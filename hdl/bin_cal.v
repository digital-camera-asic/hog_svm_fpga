==> flow/design.v <==
module bin_cal #(
    parameter   TAN_W   = 12,
    parameter   MAG_I   = 9,
    parameter   MAG_F   = 4,
    parameter   BIN_I   = 16,  
    parameter  BIN_F   = MAG_F,  
    parameter  BIN_W   = BIN_I + BIN_F,  
    parameter  MAG_W   = MAG_I + MAG_F
) (
    input                           clk,
    input                           rst,
    input                           i_valid,
    input   [MAG_W - 1      : 0]    magnitude,
    input   [TAN_W - 1      : 0]    tan,
    output                          o_valid,
    output  [BIN_W * 9 - 1  : 0]    bin
);
    localparam  CODE_W  = 4;
    reg [BIN_W - 1 : 0] bin_r [0 : 8];  
    wire [CODE_W - 1 : 0] code;
    wire [5 : 0] cnt;
    bin_ctr u_bin_ctr (
        .clk        (clk),
        .rst        (rst),
        .i_valid    (i_valid),
        .tan        (tan),
        .code       (code),
        .cnt        (cnt),
        .o_valid    (o_valid)
    );
    integer i;
    always @(posedge clk) begin
        if(i_valid) begin
            if(!cnt) begin
                for(i = 0; i < 9; i = i + 1)
                    bin_r[i] <= 0;
                bin_r[code] <= magnitude;
            end else begin
                bin_r[code] <= bin_r[code] + magnitude;
            end       
        end
    end
    assign bin = {
        bin_r[8],
        bin_r[7],
        bin_r[6],
        bin_r[5],
        bin_r[4],
        bin_r[3],
        bin_r[2],
        bin_r[1],
        bin_r[0]
    };
endmodule
module bin_ctr #(
    parameter  TAN_W   = 20,
    parameter  CODE_W  = 4,
    parameter  CNT_W   = 6,
    parameter  MAX_CNT = 64
)(
    input                               clk,
    input                               rst,
    input                               i_valid,
    input signed    [TAN_W - 1  : 0]    tan,
    output          [CODE_W - 1 : 0]    code,
    output reg      [CNT_W - 1  : 0]    cnt,
    output reg                          o_valid
);
    localparam signed tan0 = 20'h0;
    localparam signed tan20 = 20'h5D2D;
    localparam signed tan40 = 20'hD6CF;
    localparam signed tan60 = 20'h1BB68;
    localparam signed tan80 = 20'h5ABD9;
    localparam signed tan100 = 20'hA5427;
    localparam signed tan120 = 20'hE4498;
    localparam signed tan140 = 20'hF2931;
    localparam signed tan160 = 20'hFA2D3;
    always @(posedge clk) begin
        if(!rst) begin
            cnt <= 0;
            o_valid <= 0;
        end else if(i_valid) begin
            cnt <= cnt + 1;
            if(cnt == MAX_CNT - 1)
                o_valid <= 1;
            else
                o_valid <= 0;
        end else
            o_valid <= 0;
    end
    assign code = (tan0 <= tan  && tan < tan20) ? 0 :
        (tan20 <= tan && tan < tan40) ? 1 :
        (tan40 <= tan && tan < tan60) ? 2 :
        (tan60 <= tan && tan < tan80) ? 3 :
        (tan80 <= tan || tan < tan100) ? 4 :
        (tan100 <= tan && tan < tan120) ? 5 :
        (tan120 <= tan && tan < tan140) ? 6 :
        (tan140 <= tan && tan < tan160) ? 7 : 8;
endmodule
# Step by step through the tools: bin_cal
# What the tools print for bin_cal, step after step.
# Line numbers count from 1 in the design file above.
# Operators carry their Yosys type and port widths (W data, S select, Z words).
# Cell names lack the library's common part.
# Not given: n/a
[design]
top = "bin_cal"
clk_port = "clk"
lib = "sky130hd"
corner = "tt_025C_1v80"

# Word-level counts
# Yosys after proc, flatten, opt, wreduce and memory -nomap, before mapping. Enables and synchronous resets that opt folds into registers are not counted as muxes. Memory bits, and registers merged into a memory's read port (data or address), are not among the register bits. Print and check cells are not counted. Equal cells are merged and count once.
# Yosys's memory passes give these memory sizes; they may raise the number of words (mostly to a power of two), join words into wider ones and drop unused or constant bits.
[op_classes]
muxes = 18
n_reduce_logical = 10
bitwise = 1
n_eq = 1
n_addsub = 2
compare = 16
[op_table]
columns = ["op", "n"]
rows = [
  ["$mux W20", 5],
  ["$lt A12 B20 Y1 const B", 4],
  ["$le A20 B12 Y1 const A", 3],
  ["$mux W4", 8],
  ["$add A20 B13 Y20", 1],
  ["$lt A12 B19 Y1 const B", 1],
  ["$le A19 B12 Y1 const A", 1],
  ["$lt A12 B17 Y1 const B", 1],
  ["$le A17 B12 Y1 const A", 1],
  ["$lt A12 B16 Y1 const B", 1],
  ["$le A16 B12 Y1 const A", 1],
  ["$lt A12 B15 Y1 const B", 1],
  ["$le A15 B12 Y1 const A", 1],
  ["$le A1 B12 Y1 const A", 1],
  ["$logic_and A1 B1 Y1", 7],
  ["$add A6 B1 Y6 const B", 1],
  ["$eq A6 B6 Y1 const B", 1],
  ["$logic_not A6 Y1", 1],
  ["$mux W1", 5],
  ["$reduce_and A2 Y1", 1],
  ["$or A1 B1 Y1", 1],
  ["$logic_or A1 B1 Y1", 1],
]
[bits]
ram_bits = 320
reg_bits = 7
n_memories = 1
word_cells = 51
in_bits = 28
output_inout_bits = 181
[memory_table]
columns = ["name", "size", "width", "line_no", "rtl"]
rows = [
  ["bin_r", 16, 20, 19, "reg [BIN_W - 1 : 0] bin_r [0 : 8];"],
]

# Logic depth
# Yosys ltp: most cells in a row. Word level: on the elaborated netlist, between registers, memories and ports. Mapped: between sequential cells and ports; inverters and the memories' decode and read muxes count.
[logic_depth]
depth_word = 10
abc_area = 0
ltp_mapped = 9
mapped_depth_nobuf = 8

# After synthesis
# Yosys stat after the flow's synthesis: flattened, memories mapped to cells. It holds for the ABC_AREA given above (unset counts as 0); a run with the other value may have another netlist.
# Totals and module areas in this step are rounded.
[synth_totals]
buffers = 163
synth_area_um2 = 3650
ff_cells = 47
seqArea_um2 = 1340
cells = 389
[types]
columns = ["cell", "n", "type_area_um2"]
rows = [
  ["edfxtp_1", 40, 1.2E+03],
  ["buf_4", 140, 1.05E+03],
  ["ha_1", 15, 187.68],
  ["dfxtp_1", 7, 140.134],
  ["nand2_1", 34, 127.622],
  ["xnor2_1", 12, 105.101],
  ["and2_1", 14, 87.584],
  ["clkbuf_1", 22, 82.579],
  ["a21oi_1", 15, 75.072],
  ["o21ai_0", 14, 70.067],
  ["nand3_1", 10, 50.048],
  ["nor2_1", 12, 45.043],
  ["xor2_1", 5, 43.792],
  ["nand4_1", 6, 37.536],
  ["and3_1", 5, 31.28],
  ["a21boi_0", 4, 30.029],
  ["a221oi_4", 1, 26.275],
  ["fa_1", 1, 20.019],
]
# Other cell types: 24; their cells: 32.
# By module: a second synthesis without flattening, with its own total; a netlist apart from the flattened one above.
[hier_totals]
hier_cells = 931
hier_area_um2 = 14800
# Each row is one instance without its submodules.
[modules]
columns = ["mod", "mod_seq_area_um2", "n_inst", "area_um2", "cells"]
rows = [
  ["bin_cal", 9610, 1, 14200, 848],
  ["bin_ctr", 140, 1, 616, 83],
]

# Timing after synthesis
# OpenSTA on the mapped netlist: ideal clock, no wires. The path of least setup slack (recovery checks aside). Input and output delay are each 20% of the period. Register names are those of the netlist, which keeps one name where synthesis merged equal registers.
[synth_path]
kind = "input -> register"
start = "input magnitude[0]"
end = "memory bin_r[0][12]"
input_delay_ps = 1042
arrival_ps = 2919
slack_ps = 2154
path_delay_ps = 2015
t_first_pin_ps = 1042
driving_pins = 8
path_buffers = 0
setup_time_ps = 138
required_ps = 5072
period_ps = 5210
period_less_setup_slack_ps = 3056
# "path_delay_ps" is the arrival time less input delay plus setup time.
# "driving_pins" counts driving pins, that of a launching flip-flop among them; a cell with two outputs on the path counts twice.
# "period_less_setup_slack_ps" = period - worst setup slack (recovery checks aside). The figure is calculated, with input and output delays left at 20% of the set period.
[synth_between]
cell_sequence = "ha_1 fa_1 a21o_1 a221oi_4 o21ai_1 and3_1 or4_1 nand4_1"
[synth_lines]
columns = ["element", "line_no", "rtl"]
rows = [
  ["start: declaration", 13, "input   [MAG_W - 1      : 0]    magnitude,"],
  ["end: declaration", 19, "reg [BIN_W - 1 : 0] bin_r [0 : 8];"],
]
# No chain of elaborated cells between the ends is given.

# Worst path after layout
# From the final timing report of run A: the path of least setup slack in the routed layout; clock arrival at registers is part of the times.
# The path's times are printed in steps of 10 ps; the period is the one set.
[layout_path]
kind = "input -> register"
start = "input magnitude[0]"
end = "memory bin_r[0][12]"
driving_pins = 9
input_delay_ps = 610
slack_ps = 160
path_buffers = 1
period_ps = 3030
t_first_pin_ps = 610
arrival_ps = 3020
required_ps = 3180
setup_time_ps = 130
[layout_between]
cell_sequence = "clkdlybuf4s50_1 ha_1 fa_1 a21o_1 a221oi_4 o21ai_1 and3_1 or4_1 nand4_1"
[layout_lines]
columns = ["element", "line_no", "rtl"]
rows = [
  ["start: declaration", 13, "input   [MAG_W - 1      : 0]    magnitude,"],
  ["end: declaration", 19, "reg [BIN_W - 1 : 0] bin_r [0 : 8];"],
]
# No chain of elaborated cells between the ends is given.

==> runs of bin_cal <==
Flow measurements of bin_cal on sky130hd: 2 stored runs with different settings, listed in no order. Input and output delays are each 20% of the period that was set; the output load is 0.01 pF.
"achieved_period_ps" means the clock period less the worst setup slack. The figure is calculated, with input and output delays left at 20% of the set period.
By "worst_path_time_ps" is meant the share of the clock period that the worst setup path is allowed (20% is reserved at inputs, 20% at outputs), minus its slack. Clock arrival times at its registers enter into it.
By "power_total_uw" is meant OpenSTA's value without simulated activity: inputs other than the clock are taken to toggle once in ten clock periods, and the tool carries that through the logic.
"worst_path_time_ps" is given in steps of 10 ps.
The measured numbers are rounded.

# run A
==> flow/run.sh <==
#!/bin/bash
# the make line also repeats the synthesis and layout settings of config.mk as NAME=value (left out here)
make -C /OpenROAD-flow-scripts/flow DESIGN_CONFIG=/design/flow/config.mk WORK_HOME=/design/flow/orfs CLKGATE_MAP_FILE= finish
==> flow/config.mk <==
export PLATFORM = sky130hd
export DESIGN_NAME = bin_cal
export DESIGN_NICKNAME = bin_cal
export VERILOG_FILES = /design/flow/design.v
export SDC_FILE = /design/flow/constraint.sdc
export NUM_CORES = 4
export LEC_CHECK = 0
export CAP_MARGIN = 20
export CORE_MARGIN = 2
export CORE_UTILIZATION = 25
export SLEW_MARGIN = 20
==> flow/constraint.sdc <==
create_clock -name core_clock -period 3.03 [get_ports {clk}]
set_input_delay 0.6060 -clock core_clock [delete_from_list [all_inputs] [get_ports {clk}]]
set_output_delay 0.6060 -clock core_clock [all_outputs]
set_load 0.01 [all_outputs]

==> run A: results <==
worst_path_time_ps=2260
critical_path_type="input -> register"
dieArea_um2=15600
stdcell_area_um2=4170
finish.utilization_pct=28.9
post_synth_area_um2=3650
worst_setup_slack_ps=161
achieved_period_ps=2869
ws_hold_ps=479
setup_tns_ps=0
power_total_uw=1970

# run B
==> flow/run.sh <==
#!/bin/bash
# the make line also repeats the synthesis and layout settings of config.mk as NAME=value (left out here)
make -C /OpenROAD-flow-scripts/flow DESIGN_CONFIG=/design/flow/config.mk WORK_HOME=/design/flow/orfs CLKGATE_MAP_FILE= finish
==> flow/config.mk <==
export PLATFORM = sky130hd
export DESIGN_NAME = bin_cal
export DESIGN_NICKNAME = bin_cal
export VERILOG_FILES = /design/flow/design.v
export SDC_FILE = /design/flow/constraint.sdc
export NUM_CORES = 4
export LEC_CHECK = 0
export ABC_AREA = 1
export CAP_MARGIN = 20
export CELL_PAD_IN_SITES_DETAIL_PLACEMENT = 0
export CELL_PAD_IN_SITES_GLOBAL_PLACEMENT = 1
export CORE_ASPECT_RATIO = 0.95
export CORE_MARGIN = 7
export CORE_UTILIZATION = 71
export CTS_CLUSTER_DIAMETER = 397
export CTS_CLUSTER_SIZE = 21
export MIN_ROUTING_LAYER = met2
export PLACE_DENSITY_LB_ADDON = 0.16
export SLEW_MARGIN = 20
==> flow/constraint.sdc <==
create_clock -name core_clock -period 3.29 [get_ports {clk}]
set_input_delay 0.6580 -clock core_clock [delete_from_list [all_inputs] [get_ports {clk}]]
set_output_delay 0.6580 -clock core_clock [all_outputs]
set_load 0.01 [all_outputs]

==> run B: results <==
outcome="did not finish, placement stopped with FLW-0024"
