==> flow/design.v <==
module hog_fetch #(
    parameter   PIX_W   = 8,
    parameter   CELL_S  = 10,  
    parameter  PIX_N   = CELL_S * CELL_S - 4,  
    parameter  IN_W    = PIX_W * PIX_N,
    parameter  OUT_W   = PIX_W * 4  
) (
    input                       clk,
    input                       rst,
    input                       ready,
    output                      request,
    input   [IN_W - 1   : 0]    i_data,
    output                      i_valid,
    output  [OUT_W - 1  : 0]    o_data  
);
    reg [5 : 0] cnt;  
    reg [IN_W - 1 : 0] i_data_r;
    wire [PIX_W - 1 : 0] top;
    wire [PIX_W - 1 : 0] bot;
    wire [PIX_W - 1 : 0] left;
    wire [PIX_W - 1 : 0] right;
    localparam bias_top = 64;
    localparam bias_bot = 88 - 56;
    localparam bias_left = 72;
    localparam bias_right = 79;
    assign top = (cnt == 0) ? i_data[64 * 8 +: 8] :
        (cnt < PIX_W) ? i_data_r[(cnt + bias_top) * PIX_W +: PIX_W] : i_data_r[(cnt - PIX_W) * PIX_W +: PIX_W];
    assign bot = (cnt == 0) ? i_data[8 * 8 +: 8] :
        (cnt >= PIX_W * (PIX_W - 1)) ? i_data_r[(cnt + bias_bot) * PIX_W +: PIX_W] : i_data_r[(cnt + PIX_W) * PIX_W +: PIX_W];
    assign left = (cnt == 0) ? i_data[72 * 8 +: 8] :
       (cnt % 8 == 0) ? i_data_r[(cnt / 8 + bias_left) * PIX_W +: PIX_W] : i_data_r[(cnt - 1) * PIX_W +: PIX_W];
    assign right = (cnt == 0) ? i_data[1 * 8 +: 8] :
       ((cnt + 1) % 8 == 0) ? i_data_r[((cnt + 1) / 8 + bias_right) * PIX_W +: PIX_W] : i_data_r[(cnt + 1) * PIX_W +: PIX_W];
    assign o_data = {top, bot, left, right};
    assign request = (cnt == 0); 
    always @(posedge clk) begin
        if(~rst)
            cnt <= 0;
        else if(request && ready)
            cnt <= cnt + 1'b1;
        else if(cnt != 0)
            cnt <= cnt + 1'b1;
    end
    always @(posedge clk) begin
        if(request && ready)
            i_data_r <= i_data;
    end
    assign i_valid = (cnt != 0) ? 1 :
        (request && ready) ? 1 : 0;
endmodule
* Tool chain data of hog_fetch
The steps from the RTL of hog_fetch to its reports follow in flow order. Line numbers count from 1 in the design file above. Operators: Yosys type, input widths -> output width; for muxes data width and select width s. Not given: n/a
Set-up: top module hog_fetch, clock input clk, library sky130hd, corner tt_025C_1v80

* After elaboration
Yosys after proc, flatten, opt, wreduce and memory -nomap, before mapping. Memory bits, and registers merged into a memory's read port (data or address), are not among the register bits. Print and check cells are not counted.
Bit counts: bits in registers 774, output and inout bits 34, bits of input ports 771, cells after elaboration 39
Operators by class: add/subtract/negate cells 9, reductions and logical operators 6, mux-type cells 12, shifts and indexed selects 8, $lt $le $gt $ge 2
Operators with widths (number):
- $shiftx 768x11->8 | 3
- $shiftx 768x10->8 | 2
- $shiftx 768x12->8 | 2
- $shiftx 768x32->8 | 1
- $logic_not 32->1 | 2
- $mux 8 | 8
- $add 29x7->29 const B | 1
- $mux 6 | 2
- $add 3x7->8 const B | 1
- $add 6x7->8 const B | 1
- $add 6x1->7 const B | 1
- $sub 6x1->7 const B | 1
- $add 6x4->7 const B | 1
- $sub 6x4->7 const B | 1
- $add 6x6->7 const B | 1
- $add 6x1->6 const B | 1
- $lt 6x4->1 const B | 1
- $ge 6x6->1 const B | 1
- $logic_not 6->1 | 1
- $reduce_bool 6->1 | 1
- $reduce_bool 2->1 | 1
- $mux 1 | 2
- $logic_and 1x1->1 | 1

* Logic depth
Depth = most cells in a row (Yosys ltp): at word level without a register or memory, in the mapped netlist without a sequential cell, where the memories' decode and read muxes count.
Logic depth: depth in word-level cells 5, ABC_AREA 0, gate-level depth with buffers 17

* Synthesis result
Yosys stat after the flow's synthesis: flattened, memories mapped to cells. It holds for the ABC_AREA given above (unset counts as 0); a run with the other value may have another netlist. Totals and module areas in this step are rounded.
Cell types:
- sky130_fd_sc_hd__edfxtp_1 | number 768, area in all 2.31E+04 um^2
- sky130_fd_sc_hd__mux4_2 | number 594, area in all 1.34E+04 um^2
- sky130_fd_sc_hd__mux2i_1 | number 115, area in all 1.15E+03 um^2
- sky130_fd_sc_hd__nand2_1 | number 197, area in all 739.459 um^2
- sky130_fd_sc_hd__a211oi_1 | number 60, area in all 450.432 um^2
- sky130_fd_sc_hd__buf_2 | number 69, area in all 345.331 um^2
- sky130_fd_sc_hd__a21oi_1 | number 68, area in all 340.326 um^2
- sky130_fd_sc_hd__buf_4 | number 43, area in all 322.81 um^2
- sky130_fd_sc_hd__clkbuf_1 | number 86, area in all 322.81 um^2
- sky130_fd_sc_hd__nor2_1 | number 67, area in all 251.491 um^2
- sky130_fd_sc_hd__o21ai_0 | number 45, area in all 225.216 um^2
- sky130_fd_sc_hd__nand3_1 | number 40, area in all 200.192 um^2
- sky130_fd_sc_hd__nor2b_1 | number 31, area in all 193.936 um^2
- sky130_fd_sc_hd__buf_6 | number 16, area in all 180.173 um^2
- sky130_fd_sc_hd__a22oi_1 | number 23, area in all 172.666 um^2
- sky130_fd_sc_hd__nor3_1 | number 34, area in all 170.163 um^2
- sky130_fd_sc_hd__o221ai_1 | number 18, area in all 157.651 um^2
- sky130_fd_sc_hd__a311oi_1 | number 17, area in all 148.893 um^2
Other cell types: 56; their cells: 248.
Mapped netlist: buffers 235, sequential part of the area 23000 um^2, standard cells after synthesis 2539, cell area after synthesis 44000 um^2, mapped flip-flops 774

* Worst setup path after synthesis
Source: OpenSTA report_checks on the synthesized netlist (no wires, ideal clock, input and output delay 20% of the period each), path of least setup slack; recovery checks are left aside. Register names are those of the netlist, which keeps one name where synthesis merged equal registers.
Timing post-synthesis: kind input-to-reg, from input ready, to register i_data_r[0], library setup time 1246 ps, slack 14206 ps, period 41000 ps, launch time at the first pin 8200 ps, delay of the path 18595 ps, path buffers 0, external input delay 8200 ps, stages on the path 1, data arrival time 25549 ps, required time 39754 ps, synthesis period reached 26794 ps
"delay of the path" is the arrival time less input delay plus setup time. "stages on the path": output pins that drive a net of the path, with the launching flip-flop's if there is one; two outputs of one cell count as two. "synthesis period reached" = period - worst setup slack (recovery checks aside). The figure is calculated, with input and output delays left at 20% of the set period. The rows between start and end are the longest chain of elaborated cells between them; the timing report does not say that the signal goes this way. Where chains are equally long, one stands for them. Each line given opens the expression or statement behind the cell; cells for indexed reads and writes are added by Yosys, which also makes memories of some case tables.
On the way, post-synthesis: cells stage by stage sky130_fd_sc_hd__and3_1, cells in the longest elaborated chain 1
RTL lines, path post-synthesis:
- from (decl) | line 10 | input                       ready,
- $logic_and 1x1->1 | line 45 | if(request && ready)
- to (assign) | line 46 | i_data_r <= i_data;
- to (decl) | line 17 | reg [IN_W - 1 : 0] i_data_r;

* Worst path after layout
Path of least setup slack in the final report of job 1 (OpenROAD, finished layout, wires in). Where an end is a register, its clock arrival counts in the times. The path's times are printed in steps of 10 ps; the period is the one set.
Timing post-layout: kind input-to-output, from input i_data[576], to output o_data[8], path buffers 2, launch time at the first pin 5300 ps, data arrival time 7540 ps, period 26500 ps, output delay 5300 ps, external input delay 5300 ps, stages on the path 6, required time 21200 ps, slack 13660 ps
The rows between start and end are the longest chain of elaborated cells between them; the timing report does not say that the signal goes this way. Where chains are equally long, one stands for them.
On the way, post-layout: cells stage by stage sky130_fd_sc_hd__clkdlybuf4s50_1 > sky130_fd_sc_hd__o221ai_1 > sky130_fd_sc_hd__nor2_1 > sky130_fd_sc_hd__a21oi_1 > sky130_fd_sc_hd__o221ai_1 > sky130_fd_sc_hd__clkdlybuf4s50_1, cells in the longest elaborated chain 1
RTL lines, path post-layout:
- from (decl) | line 12 | input   [IN_W - 1   : 0]    i_data,
- $mux 8 | line 30 | assign left = (cnt == 0) ? i_data[72 * 8 +: 8] :
- to (decl) | line 14 | output  [OUT_W - 1  : 0]    o_data

Hand-over note for hog_fetch

Settings and measured results of 2 stored flow runs for module hog_fetch (sky130hd), not sorted in any way. The constraints put input and output delay at 20% of the set period each and load the outputs with 0.01 pF.
"period reached" means the clock period less the worst setup slack. The figure is calculated, with input and output delays left at 20% of the set period.
"worst path time": the worst setup path's part of the clock period (all of it between registers, 20% less for each end at a port) less its slack. A launch clock that arrives late makes it longer, a capture clock that arrives late makes it shorter.
"power consumption" rests on the timing tool's default activity at the inputs, not on a simulated workload.
"worst path time" is given in steps of 10 ps.
The results are shown rounded.

* Job 1 | settings: period_ns 26.5; CORE_UTILIZATION 15; SETUP_SLACK_MARGIN 5.0; PLACE_DENSITY_LB_ADDON 0.03; TNS_END_PERCENT 65; ABC_AREA 0; GPL_ROUTABILITY_DRIVEN 1; CTS_CLUSTER_DIAMETER 148; SLEW_MARGIN 35; MAX_ROUTING_LAYER met5; CAP_MARGIN 20; CORE_MARGIN 2 | results: worst setup slack after layout 14000 ps; area of the synthesized netlist 44000 um^2; standard-cell area after routing 60000 um^2; worst path time 2240 ps; worst setup path kind input-to-output; lowest hold slack 880 ps; period reached 12840 ps; post-route setup TNS 0 ps; die area 300000 um^2; power consumption 7100 µW; utilization in the final report 21%
* Job 2 | settings: period_ns 23.0; CAP_MARGIN 20; CORE_MARGIN 2; CORE_UTILIZATION 40; SLEW_MARGIN 20 | results: worst setup slack after layout 11000 ps; area of the synthesized netlist 44000 um^2; standard-cell area after routing 56000 um^2; worst path time 7140 ps; worst setup path kind reg-to-output; lowest hold slack 960 ps; period reached 11739 ps; post-route setup TNS 0 ps; die area 110000 um^2; power consumption 7500 µW; utilization in the final report 52%

End of note.
